==> flow/design.v <==
module fsm_main #(
    parameter UDLY = 1,
    parameter MAX_CNT_250US = 5000
)(
    input    wire    clk              ,   
    input    wire    clk_en           ,   
    input    wire    rst_n            ,   
    input    wire    dfs              ,
    input    wire    fs_ready         ,
    input    wire    valid_wd         ,
    output   wire    fs_enable        ,
    input    wire    xvbosuv          ,  
    input    wire    vsupuv7          ,  
    input    wire    xvsupuv          ,  
    input    wire    wake1_dig        ,
    input    wire    wake2_dig        ,
    input    wire    vpreuv           ,  
    input    wire    vpre_fb_ov       ,  
    input    wire    boostuv          ,  
    input    wire    boostot          ,  
    input    wire    buck1ot          ,  
    input    wire    buck2ot          ,  
    input    wire    buck3ot          ,  
    input    wire    ldo1ot           ,  
    input    wire    ldo2ot           ,  
    input    wire    vpre_sta         ,  
    input    wire    boost_sta        ,
    input    wire    buck1_sta        ,
    input    wire    buck2_sta        ,
    input    wire    buck3_sta        ,
    input    wire    ldo1_sta         ,
    input    wire    ldo2_sta         ,
    input    wire    dbg_vld          ,
    input    wire    psync            ,
    output   wire    enpre            ,  
    output   wire    enboost          , 
    output   wire    enbuck1          ,    
    output   wire    enbuck2          ,
    output   wire    enbuck3          ,
    output   wire    enldo1           ,
    output   wire    enldo2           ,
    input    wire    otp_psync_cfg    ,   
    input    wire    otp_vpre_off_dly ,   
    input    wire    otp_autorty_en   ,
    input    wire    otp_autorty_cfg  ,   
    input    wire [5:0]  otp_conf_tsd ,   
    output   wire [5:0]  vregx_tsd    ,   
    input    wire        Tslot        ,   
    input    wire [2:0]  vb3s         ,
    input    wire [2:0]  vb2s         ,   
    input    wire [2:0]  vb1s         ,
    input    wire [2:0]  ldo2s        ,
    input    wire [2:0]  ldo1s        ,
    input    wire        goto_stby    
);
localparam PWRDOWN   =  4'b0001;
localparam STDBY     =  4'b0010;
localparam STDBY_FS  =  4'b0011;
localparam DEEP_FS   =  4'b0100;
localparam WAIT_FS   =  4'b0101;
localparam VPRE_ON   =  4'b0110;
localparam BOOST_ON  =  4'b0111;
localparam VREGX_ON  =  4'b1000;
localparam NORMAL_M  =  4'b1001;
localparam VREGX_OFF =  4'b1010;
localparam BOOST_OFF =  4'b1011;
localparam VPRE_OFF  =  4'b1100;
reg [3:0] nx_st,st;
wire [3:0] tsd_fs     ;
wire       any_tsd_fs ;
assign vregx_tsd = {boostot,buck1ot,buck2ot,buck3ot,ldo1ot,ldo2ot};
assign tsd_fs = vregx_tsd & otp_conf_tsd;
assign any_tsd_fs = |tsd_fs;
reg         ena_250us  = 1;
reg         clr_250us ;
reg  [12:0] cnt_250us ;
wire        flag_250us = (cnt_250us==MAX_CNT_250US-1);
wire        flag_250us_pre = (cnt_250us==MAX_CNT_250US-2)|flag_250us;
wire        flag_250us_pre2 = (cnt_250us==MAX_CNT_250US-3)|flag_250us_pre;
reg        clr_ms;
reg        ena_ms;
reg  [7:0] cnt_ms;  
wire       flag_2ms;
wire       flag_2ms_pre;
assign flag_1ms =  &({cnt_ms[1:0],flag_250us});  
assign flag_1ms_pre = &({cnt_ms[1:0],flag_250us_pre});  
assign flag_1ms_pre2 = &({cnt_ms[1:0],flag_250us_pre2});  
assign flag_2ms =  &({cnt_ms[2:0],flag_250us});  
assign flag_2ms_pre = &({cnt_ms[2:0],flag_250us_pre});  
assign flag_2ms_pre2 = &({cnt_ms[2:0],flag_250us_pre2});  
assign flag_32ms = &({cnt_ms[6:0],flag_250us}); 
assign flag_32ms_pre = &({cnt_ms[6:0],flag_250us_pre}); 
assign flag_32ms_pre2 = &({cnt_ms[6:0],flag_250us_pre2}); 
wire vpreoff_wait_done = otp_vpre_off_dly ? flag_32ms:flag_250us;
reg        clr_s;
reg        ena_s;
reg [26:0] cnt_s;  
assign flag_1s = (cnt_s>4000-1);
assign flag_4s = (cnt_s>16000-1);
reg [3:0] autorty_count;  
assign autorty_4s = flag_4s;
assign autorty_done = (autorty_count =='d15) & (!otp_autorty_cfg);
wire   flag_pwrup_seq;
assign flag_pwrup_seq = (st==VPRE_ON)|(st==BOOST_ON)|(st==VREGX_ON);
reg signed [6:0] slot_en;  
wire slot_done = Tslot ? flag_1ms:flag_250us;
wire pwr_up_done = &{vpre_sta,boost_sta,buck1_sta,buck2_sta,buck3_sta,ldo1_sta,ldo2_sta};
wire all_slot_done = ((slot_en==7'h7f)||(slot_en==7'h00));
always @(posedge clk or negedge rst_n)
    if(!rst_n)
     	slot_en <= #UDLY 7'h00;
    else if((st==BOOST_ON) && (!boostuv&boost_sta))
    	slot_en <= #UDLY 7'h40;
    else if((goto_stby || !fs_ready || (!valid_wd&!wake1_dig&!wake2_dig)) && (st==NORMAL_M))
    	slot_en <= #UDLY (slot_en & 7'h3f);
    else if(slot_done)
    	slot_en <= #UDLY (slot_en>>>1);
assign enbuck1 = slot_en[6-vb1s];
assign enbuck2 = slot_en[6-vb2s];
assign enbuck3 = slot_en[6-vb3s];
assign enldo1  = slot_en[6-ldo1s];
assign enldo2  = slot_en[6-ldo2s];
assign fs_enable = flag_pwrup_seq;
always @(posedge clk or negedge rst_n)
    if(!rst_n)
        st <= #UDLY PWRDOWN;
    else if(dfs)
    	st <= #UDLY DEEP_FS;
    else 
    	st <= #UDLY nx_st;
always @(*) begin
	if(vpre_fb_ov | any_tsd_fs)  
        nx_st = DEEP_FS;
    else if(flag_pwrup_seq && flag_1s)
    	nx_st = STDBY;
	else
    case(st)
    	PWRDOWN    : begin
    		if(wake1_dig | wake2_dig)
    			nx_st = STDBY  ;
    		else
    			nx_st = PWRDOWN;
    	end 
        STDBY      : begin
        	if(wake1_dig | wake2_dig)
        		nx_st = WAIT_FS;
        	else
        		nx_st = PWRDOWN;
        end 
        STDBY_FS   : begin
        	if(!wake1_dig & !wake2_dig)
        		nx_st = PWRDOWN;
        	else if(wake1_dig & !dbg_vld)
        		nx_st = WAIT_FS;
        	else
        		nx_st = STDBY_FS;
        end 
        DEEP_FS    : begin
        	if((!wake1_dig&flag_1ms) || (autorty_4s))
        		nx_st = STDBY_FS;
        	else
        		nx_st = DEEP_FS;
        end 
        WAIT_FS    : begin
        	if(((!xvsupuv)&(!xvbosuv)&fs_ready) && (psync|otp_psync_cfg))
        		nx_st = VPRE_ON;
        	else
        		nx_st = WAIT_FS;
        end 
        VPRE_ON    : begin
        	if(vpreuv && flag_2ms)  
        		nx_st = DEEP_FS;
        	else if((!vpreuv&vpre_sta) && (psync | (!otp_psync_cfg)))
        		nx_st = BOOST_ON ;
        	else
        		nx_st = VPRE_ON  ; 
        end 
        BOOST_ON   : begin
        	if(!boostuv&boost_sta)
        		nx_st = VREGX_ON;
        	else
        		nx_st = BOOST_ON;
        end 
        VREGX_ON   : begin
        	if(all_slot_done & pwr_up_done)
        		nx_st = NORMAL_M;
        	else
        		nx_st = VREGX_ON;
        end 
        NORMAL_M   : begin
        	if(xvbosuv | vpreuv)
        		nx_st = STDBY;
        	else if(goto_stby || !fs_ready || (!valid_wd&!wake1_dig&!wake2_dig))
        		nx_st = VREGX_OFF;
        	else 
        		nx_st = NORMAL_M;
        end 
        VREGX_OFF  : begin
        	if(all_slot_done)
        		nx_st = BOOST_OFF;
        	else
        		nx_st = VREGX_OFF;
        end 
        BOOST_OFF  : begin  
            if(vpreoff_wait_done && !boost_sta) 
            	nx_st = VPRE_OFF;
            else
            	nx_st = BOOST_OFF;
        end 
        VPRE_OFF   : begin
        	if(flag_250us)
        		nx_st = STDBY;
        	else
        		nx_st = VPRE_OFF;
        end
        default : nx_st = PWRDOWN;
    endcase 
end 
reg case_lock;
reg case_lock2;
always @(posedge clk or negedge rst_n) 
    if(!rst_n) 
        case_lock <= #UDLY 1'b0;
    else 
        case(st)
        DEEP_FS : begin
            if(flag_1ms_pre2==1'b1)
                case_lock <= #UDLY 1'b0;
            else if(!wake1_dig)
                case_lock <= #UDLY 1'b1;
            else 
                case_lock <= #UDLY 1'b0;
        end
        VPRE_ON : begin
            if(flag_2ms_pre2==1'b1)
                case_lock <= #UDLY 1'b0;
            else if(vpreuv)
                case_lock <= #UDLY 1'b1;
            else 
                case_lock <= #UDLY 1'b0;  
        end
        BOOST_ON : begin
            if(boost_sta)
                case_lock <= #UDLY 1'b1;
        end
        VREGX_ON : begin
            case_lock <= #UDLY 1'b0;
        end
        NORMAL_M : begin
            if(goto_stby || !fs_ready || (!valid_wd&!wake1_dig&!wake2_dig)) 
                case_lock <= #UDLY 1'b1;
            else 
                case_lock <= #UDLY 1'b0;
        end
        VREGX_OFF : begin
            case_lock <= #UDLY 1'b0;
        end
        BOOST_OFF : begin
            if(flag_32ms_pre2 & otp_vpre_off_dly)
                case_lock <= #UDLY 1'b0;
            else if(flag_250us_pre2 & !otp_vpre_off_dly)
                case_lock <= #UDLY 1'b0;
            else if(!boost_sta)
                case_lock <= #UDLY 1'b1;
        end
        VPRE_OFF : begin
            if(flag_250us_pre2)
                case_lock <= #UDLY 1'b0;
            else if(!vpre_sta)
                case_lock <= #UDLY 1'b1;        
        end
        default : case_lock <= #UDLY 1'b0;
        endcase
always @(posedge clk or negedge rst_n) 
    if(!rst_n) begin
    	ena_ms <= #UDLY 1'b0;
    	clr_250us <= #UDLY 1'b0;
        clr_ms    <= #UDLY 1'b0;
    end else if(case_lock) begin  
        ena_ms <= #UDLY ena_ms;
        clr_250us <= #UDLY clr_250us ? 1'b0 : clr_250us;
        clr_ms    <= #UDLY clr_ms ? 1'b0 : clr_ms; 
    end else begin
        case(st)
        	DEEP_FS:
                if(flag_1ms_pre==1'b1) begin
                    ena_ms <= #UDLY 1'b0;
                end else if(!wake1_dig) begin
                    ena_ms <= #UDLY 1'b1;
        	    	clr_250us <= #UDLY 1'b1;
                    clr_ms <= #UDLY 1'b1;
        	    end else begin	
        	    	ena_ms <= #UDLY 1'b0;
        	    end
        	VPRE_ON  :
                if(flag_2ms_pre==1'b1) begin	
        	    	ena_ms <= #UDLY 1'b0;
        	    end else if(vpreuv) begin
                    ena_ms <= #UDLY 1'b1;
                    clr_250us <= #UDLY 1'b1;
                    clr_ms    <= #UDLY 1'b1;
        	    end else begin	
        	    	ena_ms <= #UDLY 1'b0;
        	    end 
        	BOOST_ON:
        	    if(boost_sta) begin
                    ena_ms  <= #UDLY (Tslot ? 1'b1:1'b0);
        	    	clr_250us <= #UDLY 1'b1;
                    clr_ms  <= #UDLY (Tslot ? 1'b1:1'b0);
        	    end else 
                    ena_ms <= #UDLY 1'b0;
        	VREGX_ON:
        	    if(all_slot_done) begin 
        	    	ena_ms <= #UDLY 1'b0;
        	    end
        	NORMAL_M:
                if(goto_stby || !fs_ready || (!valid_wd&!wake1_dig&!wake2_dig)) begin
                	clr_250us <= #UDLY 1'b1;
        	    	ena_ms  <= #UDLY (Tslot ? 1'b1:1'b0);
                end 
        	VREGX_OFF:
                if(all_slot_done) begin
        	    	ena_ms <= #UDLY 1'b0;
        	    end
        	BOOST_OFF:
        	    if(boost_sta==1'b0) begin
        	    	clr_250us <= #UDLY 1'b1;
        	    	ena_ms  <= #UDLY (otp_vpre_off_dly ? 1'b1:1'b0);
        	    end else if(otp_vpre_off_dly & flag_32ms_pre) begin	
        	    	ena_ms <= #UDLY 1'b0;
        	    end else if(!otp_vpre_off_dly & flag_250us)
        	        ; 
        	VPRE_OFF:
        	    if(vpre_sta==1'b0) begin
        	    	clr_250us <= #UDLY 1'b1;
        	    end     
        	default: begin
        		clr_250us <= #UDLY 1'b0;
        		ena_ms <= #UDLY 1'b0;
        	end 
        endcase
    end 
always @(posedge clk or negedge rst_n) 
    if(!rst_n) 
        case_lock2 <= #UDLY 1'b0;
    else if(flag_pwrup_seq & flag_1s)
        case_lock2 <= #UDLY 1'b1;
    else 
        case(st)
            DEEP_FS : begin
            if(otp_autorty_en)
                case_lock2 <= #UDLY 1'b1;
            else 
                case_lock2 <= #UDLY 1'b0;
            end
            WAIT_FS: begin
            if(((!xvsupuv)&(!xvbosuv)&fs_ready) && (psync|otp_psync_cfg))
                case_lock2 <= #UDLY 1'b1;
            end
            default:
                case_lock2 <= #UDLY 1'b0; 
        endcase
always @(posedge clk or negedge rst_n)
    if(!rst_n) begin
    	ena_s <= #UDLY 1'b0;
    	clr_s <= #UDLY 1'b0;
    end else if(case_lock2) begin
    	ena_s <= #UDLY ena_s;
        clr_s <= #UDLY 1'b0;
    end else if(flag_pwrup_seq & flag_1s) begin
        clr_s <= #UDLY 1'b1;
        ena_s <= #UDLY 1'b0;      
    end else begin
    	case(st)
            WAIT_FS: begin
            	if(((!xvsupuv)&(!xvbosuv)&fs_ready) && (psync|otp_psync_cfg)) begin
            		ena_s <= #UDLY 1'b1;
            		clr_s <= #UDLY 1'b1;
            	end
            end
            VPRE_ON:
                ena_s <= #UDLY 1'b1;
            BOOST_ON:
                ena_s <= #UDLY 1'b1;
            VREGX_ON:
                ena_s <= #UDLY 1'b1;
            NORMAL_M :begin
            	ena_s <= #UDLY 1'b0;
            end
            STDBY : begin
                ena_s <= #UDLY 1'b0;
            end 
            DEEP_FS:begin
            	if(otp_autorty_en)begin  
            		ena_s <= #UDLY 1'b1;
            		clr_s <= #UDLY 1'b1;
                end
            end 
            default: begin
            	ena_s <= #UDLY 1'b0;
            end
    	endcase
    end 
always @(posedge clk or negedge rst_n)
    if(!rst_n)
        cnt_250us <= #UDLY 'h0;
    else if(clr_250us)
        cnt_250us <= #UDLY 'h1;
    else if(flag_250us)
    	cnt_250us <= #UDLY 'h0;
    else if(ena_250us)
    	cnt_250us <= #UDLY cnt_250us + 1'b1;
always @(posedge clk or negedge rst_n)
    if(!rst_n)
        cnt_ms <= #UDLY 'h0;
    else if(clr_ms)
    	cnt_ms <= #UDLY 'h0;
    else if(ena_ms & flag_250us)
    	cnt_ms <= #UDLY cnt_ms + 1'b1;
always @(posedge clk or negedge rst_n) begin
    if(!rst_n)
        cnt_s <= #UDLY 'h0;
    else if(clr_s)
        cnt_s <= #UDLY 'h0;
    else if(ena_s & flag_250us)
        cnt_s <= #UDLY cnt_s + 1'b1;
end
always @(posedge clk or negedge rst_n) 
    if(!rst_n)
        autorty_count <= #UDLY 'h0;  
    else if(autorty_done)
        autorty_count <= #UDLY autorty_count;  
    else if(autorty_4s)
        autorty_count <= #UDLY 'h0; 
endmodule
**From RTL to reports: fsm_main**

What the tools print for fsm_main, step after step.
Line numbers count from 1 in the design file above.
Operators carry their Yosys type and port widths (W data, S select, Z words).
Cell names lack the library's common part.
The mark - stands for no value.

- Design top: fsm_main
- Clock input: clk
- Cell library: sky130hd
- Timing corner: tt_025C_1v80

**After elaboration**

Counts by Yosys on the flattened word-level netlist (proc, flatten, opt, wreduce; memories kept). Register bits leave out memories and registers merged into their read ports (data or address). Print and check cells are left out. Cells with the same type and inputs are merged into one.

- Bitwise gates (word level): 29
- Muxes and demuxes: 72
- Equal/unequal tests: 36
- Reduce/logical cells: 50
- Shift operators: 5
- Add/subtract/negate cells: 8
- Magnitude comparators: 2

Operator list:

| cell | count |
|---|---|
| $mux W27 | 2 |
| $pmux W4 S12 | 1 |
| $mux W1 | 40 |
| $eq A13 B13 Y1 const B | 3 |
| $ne A3 B3 Y1 const B | 12 |
| $shiftx A7 B4 Y1 | 5 |
| $add A27 B1 Y27 const B | 1 |
| $gt A27 B12 Y1 const B | 1 |
| $gt A27 B14 Y1 const B | 1 |
| $mux W13 | 2 |
| $reduce_and A8 Y1 | 3 |
| $mux W4 | 6 |
| $sub A3 B3 Y4 const A | 5 |
| $eq A4 B4 Y1 const B | 5 |
| $reduce_and A3 Y1 | 6 |
| $and A1 B1 Y1 | 16 |
| $eq A4 B3 Y1 const B | 4 |
| $mux W8 | 2 |
| $mux W3 | 5 |
| $pmux W1 S7 | 2 |
| $mux W7 | 2 |
| $add A13 B1 Y13 const B | 1 |
| $logic_not A1 Y1 | 12 |
| $ne A4 B4 Y1 const B | 3 |
| $reduce_and A4 Y1 | 3 |
| $or A1 B1 Y1 | 9 |
| $reduce_and A9 Y1 | 1 |
| $reduce_bool A2 Y1 | 4 |

Other operator kinds: 24; their cells: 45.

- Elaborated cells: 215
- Input bits: 56
- Register bits after elaboration: 66

**Longest topological paths**

Yosys ltp: most cells in a row. Word level: on the elaborated netlist, between registers, memories and ports. Mapped: between sequential cells and ports; inverters and the memories' decode and read muxes count.

- Depth after elaboration: 10
- ABC_AREA: 0
- Depth in mapped cells: 7
- Gate-level depth less buffers: 7

**After synthesis**

Source: synth_stat.txt of the flow (Yosys; design flattened, memories mapped). It holds for the ABC_AREA given above (unset counts as 0); a run with the other value may have another netlist.

Cell types:

| cell | count |
|---|---|
| dfrtp_1 | 72 |
| nor2_1 | 66 |
| xnor2_1 | 26 |
| mux2i_1 | 20 |
| nand3_1 | 32 |
| nand2_1 | 36 |
| ha_1 | 10 |
| o21ai_0 | 23 |
| xor2_1 | 13 |
| mux4_2 | 5 |
| nand4_1 | 16 |
| nor3_1 | 17 |
| buf_4 | 11 |
| and4_1 | 9 |
| a21oi_1 | 14 |
| inv_1 | 17 |
| nand4_4 | 3 |
| nor4_4 | 3 |

Other cell types: 51; their cells: 118.

- Buffers: 28
- Flip-flop cells: 73
- Synthesis area: 4,783.3 µm²
- Standard cells after synthesis: 511

**Worst setup path after synthesis**

OpenSTA on the mapped netlist: ideal clock, no wires. The path of least setup slack (recovery checks aside). Input and output delay are each 20% of the period. Register names are those of the netlist, which keeps one name where synthesis merged equal registers.

- Path kind: flip-flop to flip-flop
- From: register cnt_250us[0]
- To: register cnt_s[9]
- Buffers on the path: 1
- Data required time: 1.732 ns
- Library setup time: 0.078 ns
- Driving pins on the path: 7
- Launch time at the first pin: 0.000 ns
- Path slack: -0.025 ns
- Delay of the path: 1.835 ns
- Clock period: 1.81 ns
- Arrival: 1.757 ns
- Synthesis period reached: 1.835 ns

"delay of the path" = arrival - input delay + setup time.
"driving pins on the path": output pins that drive a net of the path, with the launching flip-flop's if there is one; two outputs of one cell count as two.
"synthesis period reached" = period - worst setup slack (recovery checks aside). The figure is calculated, with input and output delays left at 20% of the set period.
The rows between start and end are the longest chain of elaborated cells between them; the timing report does not say that the signal goes this way. Where chains are equally long, one stands for them.
A line is the first line of the expression or statement that the cell stems from. Yosys adds cells for indexed reads and writes and turns some case tables into memories.
At most two assigning lines are given for a register; there are more.

- Cell sequence: dfrtp_1 -> ha_1 -> buf_2 -> and2_1 -> a41oi_4 -> or3_2 -> a21oi_1
- Length of the longest elaborated chain: 4
- Elaborated cells between the ends (all ways): 5
- Those cells by class: eq/ne (1); mux (2); logic (1); reduce/logical (1)

Ends and longest elaborated chain, after synthesis:

| what | RTL line | RTL |
|---|---|---|
| start: declaration | 76 | `reg  [12:0] cnt_250us ;` |
| start: assignment | 406 | `cnt_250us <= #UDLY 'h0;` |
| start: assignment | 412 | `cnt_250us <= #UDLY cnt_250us + 1'b1;` |
| $eq A13 B13 Y1 | 77 | `wire        flag_250us = (cnt_250us==MAX_CNT_250US-1);` |
| $and A1 B1 Y1 | 425 | `else if(ena_s & flag_250us)` |
| $mux W27 | 425 |  |
| $mux W27 | 423 | `else if(clr_s)` |
| end: assignment | 422 | `cnt_s <= #UDLY 'h0;` |
| end: assignment | 426 | `cnt_s <= #UDLY cnt_s + 1'b1;` |
| end: declaration | 97 | `reg [26:0] cnt_s;` |

**Timing after layout**

Path of least setup slack in the final report of record 2 (OpenROAD, finished layout, wires in). Where an end is a register, its clock arrival counts in the times.

- Path kind: input port to output port
- From: input port vb1s[0]
- To: output port enbuck1
- Data required time: 1.58 ns
- Clock period: 1.98 ns
- Path slack: -0.13 ns
- Driving pins on the path: 6
- Input delay: 0.40 ns
- Arrival: 1.71 ns
- Buffers on the path: 3
- Launch time at the first pin: 0.40 ns

The rows between start and end are the longest chain of elaborated cells between them; the timing report does not say that the signal goes this way. Where chains are equally long, one stands for them.

- Cell sequence: clkdlybuf4s15_1 -> buf_6 -> mux4_2 -> mux2i_1 -> o22ai_1 -> buf_2
- Length of the longest elaborated chain: 2
- Elaborated cells between the ends (all ways): 2
- Those cells by class: add/sub (1); shift (1)

Ends and longest elaborated chain, post-layout:

| what | RTL line | RTL |
|---|---|---|
| start: declaration | 51 | `input    wire [2:0]  vb1s         ,` |
| $sub A3 B3 Y4 | 118 | `assign enbuck1 = slot_en[6-vb1s];` |
| $shiftx A7 B4 Y1 | 118 |  |
| end: declaration | 37 | `output   wire    enbuck1          ,` |

Record of 2 stored runs of the RTL-to-layout flow on fsm_main, platform sky130hd. The runs are unordered. Constraints: input delay and output delay 20% of the set period each, output load 0.01 pF.
"period achieved": clock period set for the run, less the worst setup slack. It is reckoned from that one timing run; input and output delays stay at 20% of the period that was set.
"allowed time less slack (worst setup path)" = time allowed to the worst setup path (clock period - input delay - output delay, where it has them) - its slack; a late launch clock adds to it, a late capture clock takes from it.
"total power after layout": no workload was simulated; the value follows from the tool's default switching activity.

### Record 1

Settings: `period_ns=1.77`, `CORE_UTILIZATION=56`, `SETUP_SLACK_MARGIN=0.34`, `PLACE_DENSITY_LB_ADDON=0.25`, `HOLD_SLACK_MARGIN=-0.05`, `CELL_PAD_IN_SITES_GLOBAL_PLACEMENT=0`, `CELL_PAD_IN_SITES_DETAIL_PLACEMENT=2`, `CTS_CLUSTER_DIAMETER=273`, `SLEW_MARGIN=25`, `MAX_ROUTING_LAYER=met5`, `CAP_MARGIN=20`, `CORE_MARGIN=2`

No final report: placement broke off with DPL-0033.

### Record 2

Settings: `period_ns=1.98`, `CAP_MARGIN=20`, `CORE_MARGIN=2`, `CORE_UTILIZATION=40`, `SLEW_MARGIN=20`

- Setup slack of the worst path: -0.125 ns
- Sum of negative setup slack: -0.404 ns
- Die outline area: 12,849.4 µm²
- Allowed time less slack (worst setup path): 1.31 ns
- Critical path kind: input port to output port
- Utilization: 0.539
- Period achieved: 2.105 ns
- Total power after layout: 3,895 µW
- Synthesized cell area: 4,783.3 µm²
- Standard-cell area after routing: 6,237.2 µm²
